==> flow/design.v <==
module PE #(parameter WGT_WIDTH = 8, DATA_WIDTH = 16, IFM_WIDTH = 8)(
    clk,
    rst_n,
    set_reg, 
    ifm,
    wgt,
    psum_in,
    psum_out
	);
	input clk    ;  
	input rst_n  ;
	input set_reg;
	input  signed [IFM_WIDTH-1:0   ]          ifm      ;
	input  signed [WGT_WIDTH-1:0   ]          wgt      ;
	input  signed [DATA_WIDTH-1:0  ]          psum_in  ;
	output signed [DATA_WIDTH-1:0  ]          psum_out ;
	reg signed  [DATA_WIDTH-1:0] psum;
	wire signed [DATA_WIDTH-1:0] psum_in_wire ;
	wire signed [DATA_WIDTH-1:0] psum_out_wire;
	REGG #(.DATA_WIDTH(DATA_WIDTH)) psum_reg (
			.clk     (clk          ),
		  .rst_n   (rst_n        ),
		  .set_reg (set_reg      ),
		  .reg_in  (psum         ),
		  .reg_out (psum_out_wire)
	);
	always @(ifm or wgt or psum_in) begin
			psum = wgt*ifm + psum_in;
		end
	assign psum_out = psum_out_wire;
endmodule
module REGG #(parameter DATA_WIDTH = 16)  (
		clk,
		rst_n,
		set_reg,
		reg_in,
		reg_out,
		);
  input clk     ;
	input rst_n   ;
	input set_reg ;
  input signed  [DATA_WIDTH-1:0] reg_in         ;  
  output signed [DATA_WIDTH-1:0] reg_out        ; 
	reg signed    [DATA_WIDTH-1:0] internal_data  ;
	reg signed    [DATA_WIDTH-1:0] internal_signal;
	always @(posedge clk or negedge rst_n) begin
		if(!rst_n) begin
			internal_data <= 0;
		end
		else begin
			internal_data <= internal_signal;
		end
	end
	always @(*) begin
		if(set_reg) begin
		  internal_signal = reg_in;
		end
		else begin
			internal_signal = internal_data;
		end
	end
	assign reg_out = internal_data;
endmodule
# Tool chain data of PE
# Tool output for the design above, in the order of the flow.
# Lines are those of the file above, counted from 1.
# Operators carry their Yosys type and port widths (W data, S select, Z words).
# Cell names lack the library's common part.
# The mark -- stands for no value.
dict set report inputs {
  top_module {PE}
  clk_port {clk}
  lib {sky130hd}
  lib_corner {tt_025C_1v80}
}

# Word-level counts
# Source: Yosys, flattened and elaborated, memories not mapped. Widths are those after wreduce; folded enables and synchronous resets count as part of the registers. Registers that Yosys merges into a memory's read port (data or address) are not register bits. Print and check cells do not count. Equal cells are merged and count once.
dict set report word_totals {
  in_bits 35
  elab_cells 3
  regBits 16
}
dict set report op_classes {
  mul 1
  n_addsub 1
}
# operator count
set op_table {}
lappend op_table {{$mul A8 B8 Y16} 1}
lappend op_table {{$add A16 B16 Y16} 1}

# Longest topological paths
# Depth = most cells in a row (Yosys ltp): at word level without a register or memory, in the mapped netlist without a sequential cell, where the memories' decode and read muxes count.
dict set report depth {
  word_depth 2
  abc_area 0
  mapped_depth 18
}

# Synthesis result
# The flow's flattened synthesis, as Yosys stat reports it; memories are mapped. The netlist is that of the ABC_AREA named above (0 if unset); the other value can give another one.
# Totals and module areas in this step are rounded.
dict set report mapped {
  ff_cells 16
  cells 333
  mapped_area_um2 3490
}
# cell_type count area_total_um2
set by_type {}
lappend by_type {fa_1 71 1.42E+03}
lappend by_type {ha_1 37 462.944}
lappend by_type {dfrtp_1 16 400.384}
lappend by_type {inv_1 70 262.752}
lappend by_type {and2_1 32 200.192}
lappend by_type {mux2_2 12 135.13}
lappend by_type {xnor2_1 15 131.376}
lappend by_type {nand2_1 25 93.84}
lappend by_type {nor2_1 10 37.536}
lappend by_type {a21oi_1 6 30.029}
lappend by_type {o21a_1 4 30.029}
lappend by_type {a2111oi_4 1 27.526}
lappend by_type {xor2_1 3 26.275}
lappend by_type {a21o_1 3 22.522}
lappend by_type {a21o_2 2 17.517}
lappend by_type {buf_4 2 15.014}
lappend by_type {mux2_4 1 15.014}
lappend by_type {a211oi_2 1 12.512}
# Other cell types: 19; their cells: 22.
# By module: a second synthesis without flattening, with its own total; a netlist apart from the flattened one above.
dict set report hier_totals {
  hier_cells 335
  hier_area_um2 3550
}
# Each row is one instance without its submodules.
# mod cells mod_area_um2 instances
set by_module {}
lappend by_module {PE 301 2900 1}
lappend by_module {{REGG (DATA_WIDTH=16)} 34 649 1}

# Timing after synthesis
# OpenSTA on the mapped netlist: ideal clock, no wires. The path of least setup slack (recovery checks aside). Input and output delay are each 20% of the period. Register names are those of the netlist, which keeps one name where synthesis merged equal registers.
dict set report synth_path {
  kind {in2reg}
  startpoint {in wgt[7]}
  endpoint {reg psum_reg.internal_data[13]}
  clock_period_ns 7.43
  path_slack_ns 1.401
  arrival_time_ns 5.901
  setup_time_ns 0.128
  delay_ns 4.543
  driving_pins 15
  n_path_buf 0
  synth_period_reached_ns 6.029
}
# "delay_ns" is the arrival time less input delay plus setup time.
# "driving_pins": output pins that drive a net of the path, with the launching flip-flop's if there is one; two outputs of one cell count as two.
# "synth_period_reached_ns" is the clock period less the worst setup slack; recovery checks do not enter. This is arithmetic on one report: input and output delays are still those of the set period (20% each).
# The rows between start and end are the longest chain of elaborated cells between them; the timing report does not say that the signal goes this way. Where chains are equally long, one stands for them.
# A line is the first line of the expression or statement that the cell stems from. Yosys adds cells for indexed reads and writes and turns some case tables into memories.
dict set report synth_via {
  path_cell_list {and2_1 -> inv_1 -> fa_1 -> inv_1 -> fa_1 -> fa_1 -> fa_1 -> fa_1 -> ha_1 -> o21a_2 -> a2111oi_4 -> o21bai_2 -> a211oi_2 -> or3_2 -> a31oi_1}
  elab_chain_len 2
}
# item line
set synth_rtl {}
lappend synth_rtl {{start: declaration} 14} ;# input signed [WGT_WIDTH-1:0 ] wgt ;
lappend synth_rtl {{$mul A8 B8 Y16} 28} ;# psum = wgt*ifm + psum_in;
lappend synth_rtl {{$add A16 B16 Y16} 28}
lappend synth_rtl {{end: assignment} 48} ;# internal_data <= 0;
lappend synth_rtl {{end: assignment} 51} ;# internal_data <= internal_signal;
lappend synth_rtl {{end: declaration} 44} ;# reg signed [DATA_WIDTH-1:0] internal_data ;

# Timing after layout
# From the final timing report of stored run 1: the path of least setup slack in the routed layout; clock arrival at registers is part of the times.
dict set report layout_path {
  kind {in2reg}
  startpoint {in ifm[7]}
  endpoint {reg psum_reg.internal_data[15]}
  path_slack_ns 0.21
  n_path_buf 1
  setup_time_ns 0.12
  clock_period_ns 6.02
  driving_pins 15
  arrival_time_ns 5.93
}
# The rows between start and end are the longest chain of elaborated cells between them; the timing report does not say that the signal goes this way. Where chains are equally long, one stands for them.
dict set report layout_via {
  path_cell_list {clkdlybuf4s50_1 -> inv_4 -> fa_1 -> inv_1 -> fa_1 -> fa_1 -> fa_1 -> fa_1 -> ha_1 -> o21a_2 -> a2111oi_4 -> o21ai_2 -> a21oi_2 -> xnor2_1 -> mux2_4}
  elab_chain_len 2
}
# item line
set layout_rtl {}
lappend layout_rtl {{start: declaration} 13} ;# input signed [IFM_WIDTH-1:0 ] ifm ;
lappend layout_rtl {{$mul A8 B8 Y16} 28} ;# psum = wgt*ifm + psum_in;
lappend layout_rtl {{$add A16 B16 Y16} 28}
lappend layout_rtl {{end: assignment} 48} ;# internal_data <= 0;
lappend layout_rtl {{end: assignment} 51} ;# internal_data <= internal_signal;
lappend layout_rtl {{end: declaration} 44} ;# reg signed [DATA_WIDTH-1:0] internal_data ;

; Measured data: module PE, platform sky130hd, 2 stored runs of the flow under differing settings, order arbitrary. Input and output delays are each 20% of the period that was set; the output load is 0.01 pF.
; "worstPathTime_ns" = time allowed to the worst setup path (clock period - input delay - output delay, where it has them) - its slack; a late launch clock adds to it, a late capture clock takes from it.
; "design_power_mw" rests on the timing tool's default activity at the inputs, not on a simulated workload.
; Values from the reports are rounded here.

[stored run 1: settings]
period_ns = 6.02
CORE_UTILIZATION = 26
CORE_ASPECT_RATIO = 1.86
CORE_MARGIN = 2
CELL_PAD_IN_SITES_DETAIL_PLACEMENT = 0
TNS_END_PERCENT = 20
GPL_TIMING_DRIVEN = 0
CTS_CLUSTER_SIZE = 32
CTS_CLUSTER_DIAMETER = 48
MIN_ROUTING_LAYER = met2
MAX_ROUTING_LAYER = met4
CAP_MARGIN = 20
SLEW_MARGIN = 20
[stored run 1: results]
post_route_stdcell_area_um2 = 4290
timing.setup.tns_ns = 0.000
final_hold_ws_ns = 0.507
synth_chip_area_um2 = 3490
setup_worst_slack_ns = 0.213
total_die_area_um2 = 14400
finalUtil_frac = 0.327
worstPathTime_ns = 4.60
timing.worst_path_kind = in2reg
design_power_mw = 2.05

[stored run 2: settings]
period_ns = 8.36
CORE_UTILIZATION = 17
SETUP_SLACK_MARGIN = 2.3
PLACE_DENSITY_LB_ADDON = 0.16
CELL_PAD_IN_SITES_GLOBAL_PLACEMENT = 2
GPL_TIMING_DRIVEN = 0
CTS_CLUSTER_SIZE = 81
CAP_MARGIN = 25
MAX_ROUTING_LAYER = met4
CORE_MARGIN = 2
SLEW_MARGIN = 20
[stored run 2: results]
finalUtil_frac = 0.223
total_die_area_um2 = 21700
timing.setup.tns_ns = 0.000
final_hold_ws_ns = 0.503
post_route_stdcell_area_um2 = 4510
worstPathTime_ns = 4.23
timing.worst_path_kind = in2reg
synth_chip_area_um2 = 3490
design_power_mw = 1.61
setup_worst_slack_ns = 2.46
